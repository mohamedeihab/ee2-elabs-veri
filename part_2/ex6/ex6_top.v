==> flow/design.v <==
module hex_to_7seg (out,in);
	output [6:0] out;
	input [3:0] in;
	reg [6:0] out;
	always @ (*)
		case(in)
			4'h0: out = 7'b1000000;
			4'h1: out = 7'b1111001;
			4'h2: out = 7'b0100100;
			4'h3: out = 7'b0110000;
			4'h4: out = 7'b0011001;
			4'h5: out = 7'b0010010;
			4'h6: out = 7'b0000010;
			4'h7: out = 7'b1111000;
			4'h8: out = 7'b0000000;
			4'h9: out = 7'b0011000;
			4'ha: out = 7'b0001000;
			4'hb: out = 7'b0000011;
			4'hd: out = 7'b0100001;
			4'hc: out = 7'b1000110;
			4'he: out = 7'b0000110;
			4'hf: out = 7'b0001110;
		endcase
endmodule
module add3_ge5(w,a); 	 
	input [3:0] w; 
	output [3:0] a; 
	reg [3:0] a; 
	always @ (w) 
		case (w) 
			4'b0000: a <= 4'b0000; 
			4'b0001: a <= 4'b0001; 
			4'b0010: a <= 4'b0010; 
			4'b0011: a <= 4'b0011; 
			4'b0100: a <= 4'b0100; 
			4'b0101: a <= 4'b1000; 
			4'b0110: a <= 4'b1001; 
			4'b0111: a <= 4'b1010; 
			4'b1000: a <= 4'b1011; 
			4'b1001: a <= 4'b1100;
			4'b1010: a <= 4'b1101;	
			4'b1011: a <= 4'b1110;	
			4'b1100: a <= 4'b1111;	
			default: a <= 4'b0000;  
		endcase 
endmodule 
`timescale 1ns / 100ps
module counter_16(
	clock,
	enable,
	reset,
	count
);
	parameter BIT_SZ = 16;
	input clock;
	input enable;
	input reset;
	output [BIT_SZ-1:0] count;
	reg [BIT_SZ -1:0] count;
	initial count = 0;
	always @ (posedge clock)
		if(enable == 1'b1)
		begin
			if(reset == 1'b1)
			begin
				count = 0;
			end	
			else
				count <= count + 1'b1;
		end	
endmodule
module ex6_top(
	CLOCK_50,
	KEY,
	HEX0,
	HEX1,
	HEX2,
	HEX3,
	HEX4
);
	input CLOCK_50;
	input [1:0] KEY;
	output[6:0] HEX0;
	output[6:0] HEX1;
	output[6:0] HEX2;
	output[6:0] HEX3;
	output[6:0] HEX4;
	wire [15:0] count_out;
	wire [3:0] BCD0;
	wire [3:0] BCD1;
	wire [3:0] BCD2;
	wire [3:0] BCD3;
	wire [3:0] BCD4;
	wire	clock_in;
	tick divider(CLOCK_50, clock_in);
	counter_16 counter (CLOCK_50, (!KEY[0] & clock_in), !KEY[1], count_out);
	bin2bcd_16 wtfisbin2bcd (count_out, BCD0, BCD1, BCD2, BCD3, BCD4);
	hex_to_7seg seg0 (HEX0, BCD0);
	hex_to_7seg seg1 (HEX1, BCD1);
	hex_to_7seg seg2 (HEX2, BCD2);
	hex_to_7seg seg3 (HEX3, BCD3);
	hex_to_7seg seg4 (HEX4, BCD4);
endmodule
module tick(clk50, out);
input clk50;
output reg out;
reg[15:0] count;
initial count = 16'b1100001101001111;
always @ (posedge clk50)
	begin 
	if(count == 0)
		begin
			count <= 16'b1100001101001111;
			out <= 1'b1;
		end
		else 
			begin
			count <= count - 1'b1;
			out <= 1'b0;
		end
	end
endmodule
module bin2bcd_16 (B, BCD_0, BCD_1, BCD_2, BCD_3, BCD_4);
	input [15:0]	B;		 
	output [3:0]	BCD_0, BCD_1, BCD_2, BCD_3, BCD_4;    
	wire [3:0]	w1,w2,w3,w4,w5,w6,w7,w8,w9,w10,w11,w12,w13;
	wire [3:0]	w14,w15,w16,w17,w18,w19,w20,w21,w22,w23,w24,w25;
	wire [3:0]	w26,w27,w28,w29,w30,w31,w32,w33,w34,w35;
	wire [3:0]	a0,a1,a2,a3,a4,a5,a6,a7,a8,a9,a10,a11,a12,a13;
	wire [3:0]	a14,a15,a16,a17,a18,a19,a20,a21,a22,a23,a24,a25;
	wire [3:0]	a26,a27,a28,a29,a30,a31,a32,a33,a34,a35;
	add3_ge5 A1 (w1,a1);
	add3_ge5 A2 (w2,a2);
	add3_ge5 A3 (w3,a3);
	add3_ge5 A4 (w4,a4);
	add3_ge5 A5 (w5,a5);
	add3_ge5 A6 (w6,a6);
	add3_ge5 A7 (w7,a7);
	add3_ge5 A8 (w8,a8);
	add3_ge5 A9 (w9,a9);
	add3_ge5 A10 (w10,a10);
	add3_ge5 A11 (w11,a11);
	add3_ge5 A12 (w12,a12);
	add3_ge5 A13 (w13,a13);
	add3_ge5 A14 (w14,a14);
	add3_ge5 A15 (w15,a15);
	add3_ge5 A16 (w16,a16);
	add3_ge5 A17 (w17,a17);
	add3_ge5 A18 (w18,a18);
	add3_ge5 A19 (w19,a19);
	add3_ge5 A20 (w20,a20);
	add3_ge5 A21 (w21,a21);
	add3_ge5 A22 (w22,a22);
	add3_ge5 A23 (w23,a23);
	add3_ge5 A24 (w24,a24);
	add3_ge5 A25 (w25,a25);
	add3_ge5 A26 (w26,a26);
	add3_ge5 A27 (w27,a27);
	add3_ge5 A28 (w28,a28);
	add3_ge5 A29 (w29,a29);
	add3_ge5 A30 (w30,a30);
	add3_ge5 A31 (w31,a31);
	add3_ge5 A32 (w32,a32);
	add3_ge5 A33 (w33,a33);
	add3_ge5 A34 (w34,a34);
	add3_ge5 A35 (w35,a35);
	assign  w1 = {1'b0,B[15:13]};		 
	assign  w2 = {a1[2:0], B[12]};		
	assign  w3 = {a2[2:0], B[11]};		
	assign  w4 = {1'b0,a1[3],a2[3],a3[3]};
	assign  w5 = {a3[2:0], B[10]};
	assign  w6 = {a4[2:0], a5[3]};
	assign  w7 = {a5[2:0], B[9]};
	assign  w8 = {a6[2:0], a7[3]};
	assign  w9 = {a7[2:0], B[8]};
	assign  w10 = {1'b0, a4[3], a6[3], a8[3]};
	assign  w11 = {a8[2:0], a9[3]};
	assign  w12 = {a9[2:0], B[7]};
	assign  w13 = {a10[2:0], a11[3]};
	assign  w14 = {a11[2:0], a12[3]};
	assign  w15 = {a12[2:0], B[6]};
	assign  w16 = {a13[2:0], a14[3]};
	assign  w17 = {a14[2:0], a15[3]};
	assign  w18 = {a15[2:0], B[5]};
	assign  w19 = {1'b0, a10[3], a13[3], a16[3]};
	assign  w20 = {a16[2:0], a17[3]};
	assign  w21 = {a17[2:0], a18[3]};
	assign  w22 = {a18[2:0], B[4]};
	assign  w23 = {a19[2:0], a20[3]};
	assign  w24 = {a20[2:0], a21[3]};
	assign  w25 = {a21[2:0], a22[3]};
	assign  w26 = {a22[2:0], B[3]};
	assign  w27 = {a23[2:0], a24[3]};
	assign  w28 = {a24[2:0], a25[3]};
	assign  w29 = {a25[2:0], a26[3]};
	assign  w30 = {a26[2:0], B[2]};
	assign  w31 = {1'b0,a19[3], a23[3], a27[3]};
	assign  w32 = {a27[2:0], a28[3]};
	assign  w33 = {a28[2:0], a29[3]};
	assign  w34 = {a29[2:0], a30[3]};
	assign  w35 = {a30[2:0], B[1]};
	assign BCD_0 = {a35[2:0],B[0]};
	assign BCD_1 = {a34[2:0],a35[3]};
	assign BCD_2 = {a33[2:0],a34[3]};
	assign BCD_3 = {a32[2:0],a33[3]};
	assign BCD_4 = {a31[2:0],a32[3]};	
endmodule
==> Reports on ex6_top <==
What the tools print for ex6_top, step after step.
Line numbers count from 1 in the design file above.
Cell names lack the library's common part.
{ "setup": {"top_module": "ex6_top", "clock": "CLOCK_50", "lib": "sky130hd", "corner": "tt_025C_1v80"} }

==> Word level <==
Source: Yosys, flattened and elaborated, memories not mapped. Widths are those after wreduce; folded enables and synchronous resets count as part of the registers. Registers that Yosys merges into a memory's read port (data or address) are not register bits. Print and check cells do not count. Equal cells are merged and count once.
Memory sizes are those after Yosys's memory passes, which may raise the word count (mostly to a power of two), join words into wider ones and drop unused or constant bits.
{ "word_totals": {"reg_bits": 33, "rom_bits": 2800, "mem_count": 40, "input_bits": 3, "output_inout_bits": 35, "word_cells": 49} }
{ "mem_list": {"columns": ["memory", "size", "word_bits", "read_ports", "write_ports", "line", "rtl"], "rows": [
  ["(name not given)", 16, 7, 1, 0, 6, "case(in)"],
  ["(name not given)", 16, 7, 1, 0, 6, null],
  ["(name not given)", 16, 7, 1, 0, 6, null],
  ["(name not given)", 16, 7, 1, 0, 6, null],
  ["(name not given)", 16, 7, 1, 0, 6, null],
  ["(name not given)", 16, 4, 1, 0, 30, "case (w)"]
]} }
Memories not listed: 34.
{ "op_classes": {"n_addsub": 2, "mux": 1, "n_logic": 1, "n_reduce_logical": 2} }
{ "ops": {"columns": ["op", "count"], "rows": [
  ["16-bit by 1-bit adder with 16-bit output (second input constant)", 1],
  ["16-bit by 1-bit subtractor with 16-bit output (second input constant)", 1],
  ["16-bit logical NOT", 1],
  ["1-bit bitwise AND", 1],
  ["1-bit logical NOT", 1],
  ["1-bit 2-to-1 mux", 1]
]} }

==> Logic depth <==
Yosys ltp: most cells in a row. Word level: on the elaborated netlist, between registers, memories and ports. Mapped: between sequential cells and ports; inverters and the memories' decode and read muxes count.
{ "logic_depth": {"ltp_word": 2, "ABC_AREA": 0, "ltp_mapped": 76, "mapped_depth_nobuf": 73} }

==> Netlist <==
Yosys stat after the flow's synthesis: flattened, memories mapped to cells. It holds for the ABC_AREA given above (unset counts as 0); a run with the other value may have another netlist.
The area totals of this step are shown rounded.
{ "types": {"columns": ["cell", "count", "type_area_um2"], "rows": [
  ["ha_1", 126, 1.58E+03],
  ["edfxtp_1", 16, 480.461],
  ["nand2_1", 111, 416.65],
  ["inv_1", 101, 379.114],
  ["mux2i_1", 37, 370.355],
  ["nor2_1", 96, 360.346],
  ["dfxtp_1", 17, 340.326],
  ["a21oi_1", 66, 330.317],
  ["xnor2_1", 34, 297.786],
  ["o21ai_0", 55, 275.264],
  ["nor3_1", 43, 215.206],
  ["and2_1", 31, 193.936],
  ["o211ai_1", 25, 187.68],
  ["nand3_1", 36, 180.173],
  ["mux2_2", 15, 168.912],
  ["a211oi_1", 22, 165.158],
  ["or3_1", 22, 137.632],
  ["nand2b_1", 18, 112.608]
]} }
Other cell types: 104; their cells: 416.
{ "synth_totals": {"cell_count": 1287, "mapped_area_um2": 9739, "seqArea_um2": 820.8, "flip_flops": 33, "buffers": 48} }
By module: a second synthesis without flattening, with its own total; a netlist apart from the flattened one above.
{ "unflattened": {"hier_cells": 958, "hier_area_um2": 8320} }
Each row is one instance without its submodules.
{ "by_module": {"columns": ["module", "instances", "n_cells", "mod_area_um2", "seq_area_um2"], "rows": [
  ["add3_ge5", 35, 18, 153.9, 0.0],
  ["hex_to_7seg", 5, 34, 255.2, 0.0],
  ["counter_16", 1, 81, 924.6, 480.5],
  ["tick", 1, 73, 704.4, 340.3],
  ["ex6_top", 1, 2, 17.5, 0.0],
  ["bin2bcd_16", 1, 2, 11.3, 0.0]
]} }

==> Timing after synthesis <==
OpenSTA on the mapped netlist: ideal clock, no wires. The path of least setup slack (recovery checks aside). Input and output delay are each 20% of the period. Register names are those of the netlist, which keeps one name where synthesis merged equal registers.
{ "synth_timing": {"path_type": "flip-flop to output port", "startpoint": "reg counter.count[14]", "endpoint": "out HEX3[1]", "tclk_ps": 13600, "out_delay_ps": 2720, "t_first_pin_ps": 0, "arrival_ps": 11578, "required_time_ps": 10880, "setup_slack_ps": -698, "delay_ps": 11578, "stages": 71, "n_path_buf": 7, "synth_period_reached_ps": 14298} }
"delay_ps" is the arrival time less input delay plus setup time.
At an output port there is no setup time.
"stages" counts driving pins, that of a launching flip-flop among them; a cell with two outputs on the path counts twice.
"synth_period_reached_ps" = period - worst setup slack (recovery checks aside). The figure is calculated, with input and output delays left at 20% of the set period.
The rows between start and end are the longest chain of elaborated cells between them; the timing report does not say that the signal goes this way. Where chains are equally long, one stands for them.
A line is the first line of the expression or statement that the cell stems from. Yosys adds cells for indexed reads and writes and turns some case tables into memories.
The chain passes a memory read, where the word-level depth is cut; so it can be longer than that depth.
{ "synth_between": {"cell_sequence": "edfxtp_1 > buf_2 > buf_2 > nand2_1 > o21ai_0 > ha_1 > nand2_1 > a21oi_1 > or2_2 > inv_1 > ha_1 > clkbuf_1 > a21boi_0 > o21ai_0 > inv_1 > ha_1 > clkbuf_1 > nor2_1 > [35 not listed] > o21ai_0 > inv_1 > ha_1 > inv_1 > a21oi_1 > o21ai_0 > o31ai_4 > nor4_2 > a31oi_1 > o31ai_1 > inv_1 > ha_1 > nor2_1 > xnor2_1 > inv_1 > ha_1 > mux2_2 > o21bai_1", "elab_chain_len": 14, "cells_between": 32, "lines_between": 2, "cone_classes": "memory: 32"} }
{ "synth_rtl": {"columns": ["element", "line", "rtl"], "rows": [
  ["from (decl)", 58, "output [BIT_SZ-1:0] count;"],
  ["from (assign)", 66, "count = 0;"],
  ["from (assign)", 69, "count <= count + 1'b1;"],
  ["memory 16 x 4 bit (13 in a row)", 30, "case (w)"],
  ["memory 16 x 7 bit", 6, "case(in)"],
  ["to (decl)", 86, "output[6:0] HEX3;"]
]} }

==> Path in the finished layout <==
From the final timing report of flow run 1: the path of least setup slack in the routed layout; clock arrival at registers is part of the times.
The path's times are printed in steps of 10 ps; the period is the one set.
{ "layout_timing": {"path_type": "flip-flop to output port", "startpoint": "reg counter.count[14]", "endpoint": "out HEX2[5]", "tclk_ps": 18600, "out_delay_ps": 3720, "t_first_pin_ps": 270, "arrival_ps": 14360, "required_time_ps": 14880, "setup_slack_ps": 520, "stages": 74, "n_path_buf": 8} }
The rows between start and end are the longest chain of elaborated cells between them; the timing report does not say that the signal goes this way. Where chains are equally long, one stands for them.
The chain passes a memory read, where the word-level depth is cut; so it can be longer than that depth.
{ "layout_between": {"cell_sequence": "edfxtp_1 > buf_2 > buf_2 > nand2_1 > o21ai_0 > ha_1 > nand2_1 > a21oi_1 > or2_2 > inv_1 > ha_1 > clkbuf_1 > a21boi_0 > o21ai_0 > inv_1 > ha_1 > clkbuf_1 > nor2_1 > [38 not listed] > inv_1 > a21oi_1 > o21ai_0 > o31ai_4 > nor4_2 > a31oi_1 > o31ai_2 > ha_1 > inv_1 > o21ai_0 > nand2_1 > a221o_1 > inv_1 > ha_1 > inv_1 > mux2i_1 > a22o_1 > clkdlybuf4s50_1", "elab_chain_len": 14, "cells_between": 30, "lines_between": 2, "cone_classes": "memory: 30"} }
{ "layout_rtl": {"columns": ["element", "line", "rtl"], "rows": [
  ["from (decl)", 58, "output [BIT_SZ-1:0] count;"],
  ["from (assign)", 66, "count = 0;"],
  ["from (assign)", 69, "count <= count + 1'b1;"],
  ["memory 16 x 4 bit (13 in a row)", 30, "case (w)"],
  ["memory 16 x 7 bit", 6, "case(in)"],
  ["to (decl)", 85, "output[6:0] HEX2;"]
]} }

Subject: flow runs of ex6_top

Hi,

Top module ex6_top; platform sky130hd; tools Yosys and OpenROAD; 2 stored runs in no particular order. Input and output delays are each 20% of the period that was set; the output load is 0.01 pF.
By "period_reached_ps" is meant the clock period of the run minus its worst setup slack. This is arithmetic on one report: input and output delays are still those of the set period (20% each).
By "worst_path_ps" is meant the share of the clock period that the worst setup path is allowed (20% is reserved at inputs, 20% at outputs), minus its slack. Clock arrival times at its registers enter into it.
"totalPower_uw": no workload was simulated; the value follows from the tool's default switching activity.
"worst_path_ps" is given in steps of 10 ps.
Measured values are rounded.
[
  {
    "run": "flow run 1",
    "settings": { "period_ns": 18.6, "CORE_UTILIZATION": 71, "SETUP_SLACK_MARGIN": -1.14, "PLACE_DENSITY_LB_ADDON": 0.09, "HOLD_SLACK_MARGIN": -0.09, "ABC_AREA": 0, "GPL_TIMING_DRIVEN": 0, "CTS_CLUSTER_DIAMETER": 77, "CAP_MARGIN": 20, "CORE_MARGIN": 2, "SLEW_MARGIN": 20 },
    "results": { "dieArea_um2": 14670, "totalPower_uw": 153.9, "finish.stdcell_area_um2": 10480, "setup_worst_slack_ps": 524, "fin_hold_ws_ps": 390, "period_reached_ps": 18076, "worst_path_ps": 14360, "path_kind": "flip-flop to output port", "fin_tns_ps": 0, "synthesis_area_um2": 9739, "finalUtil_pct": 78.8 }
  },
  {
    "run": "flow run 2",
    "settings": { "period_ns": 24.6, "CORE_UTILIZATION": 30, "SETUP_SLACK_MARGIN": 3.76, "PLACE_DENSITY_LB_ADDON": 0.23, "CORE_ASPECT_RATIO": 1.21, "CELL_PAD_IN_SITES_GLOBAL_PLACEMENT": 1, "GPL_TIMING_DRIVEN": 1, "CTS_CLUSTER_DIAMETER": 263, "CAP_MARGIN": 40, "MIN_ROUTING_LAYER": "met2", "CORE_MARGIN": 2, "SLEW_MARGIN": 20 },
    "results": { "dieArea_um2": 33930, "totalPower_uw": 128.7, "finish.stdcell_area_um2": 10580, "setup_worst_slack_ps": 5275, "fin_hold_ws_ps": 391, "period_reached_ps": 19325, "worst_path_ps": 14400, "path_kind": "flip-flop to output port", "fin_tns_ps": 0, "synthesis_area_um2": 9739, "finalUtil_pct": 33.1 }
  }
]

Regards
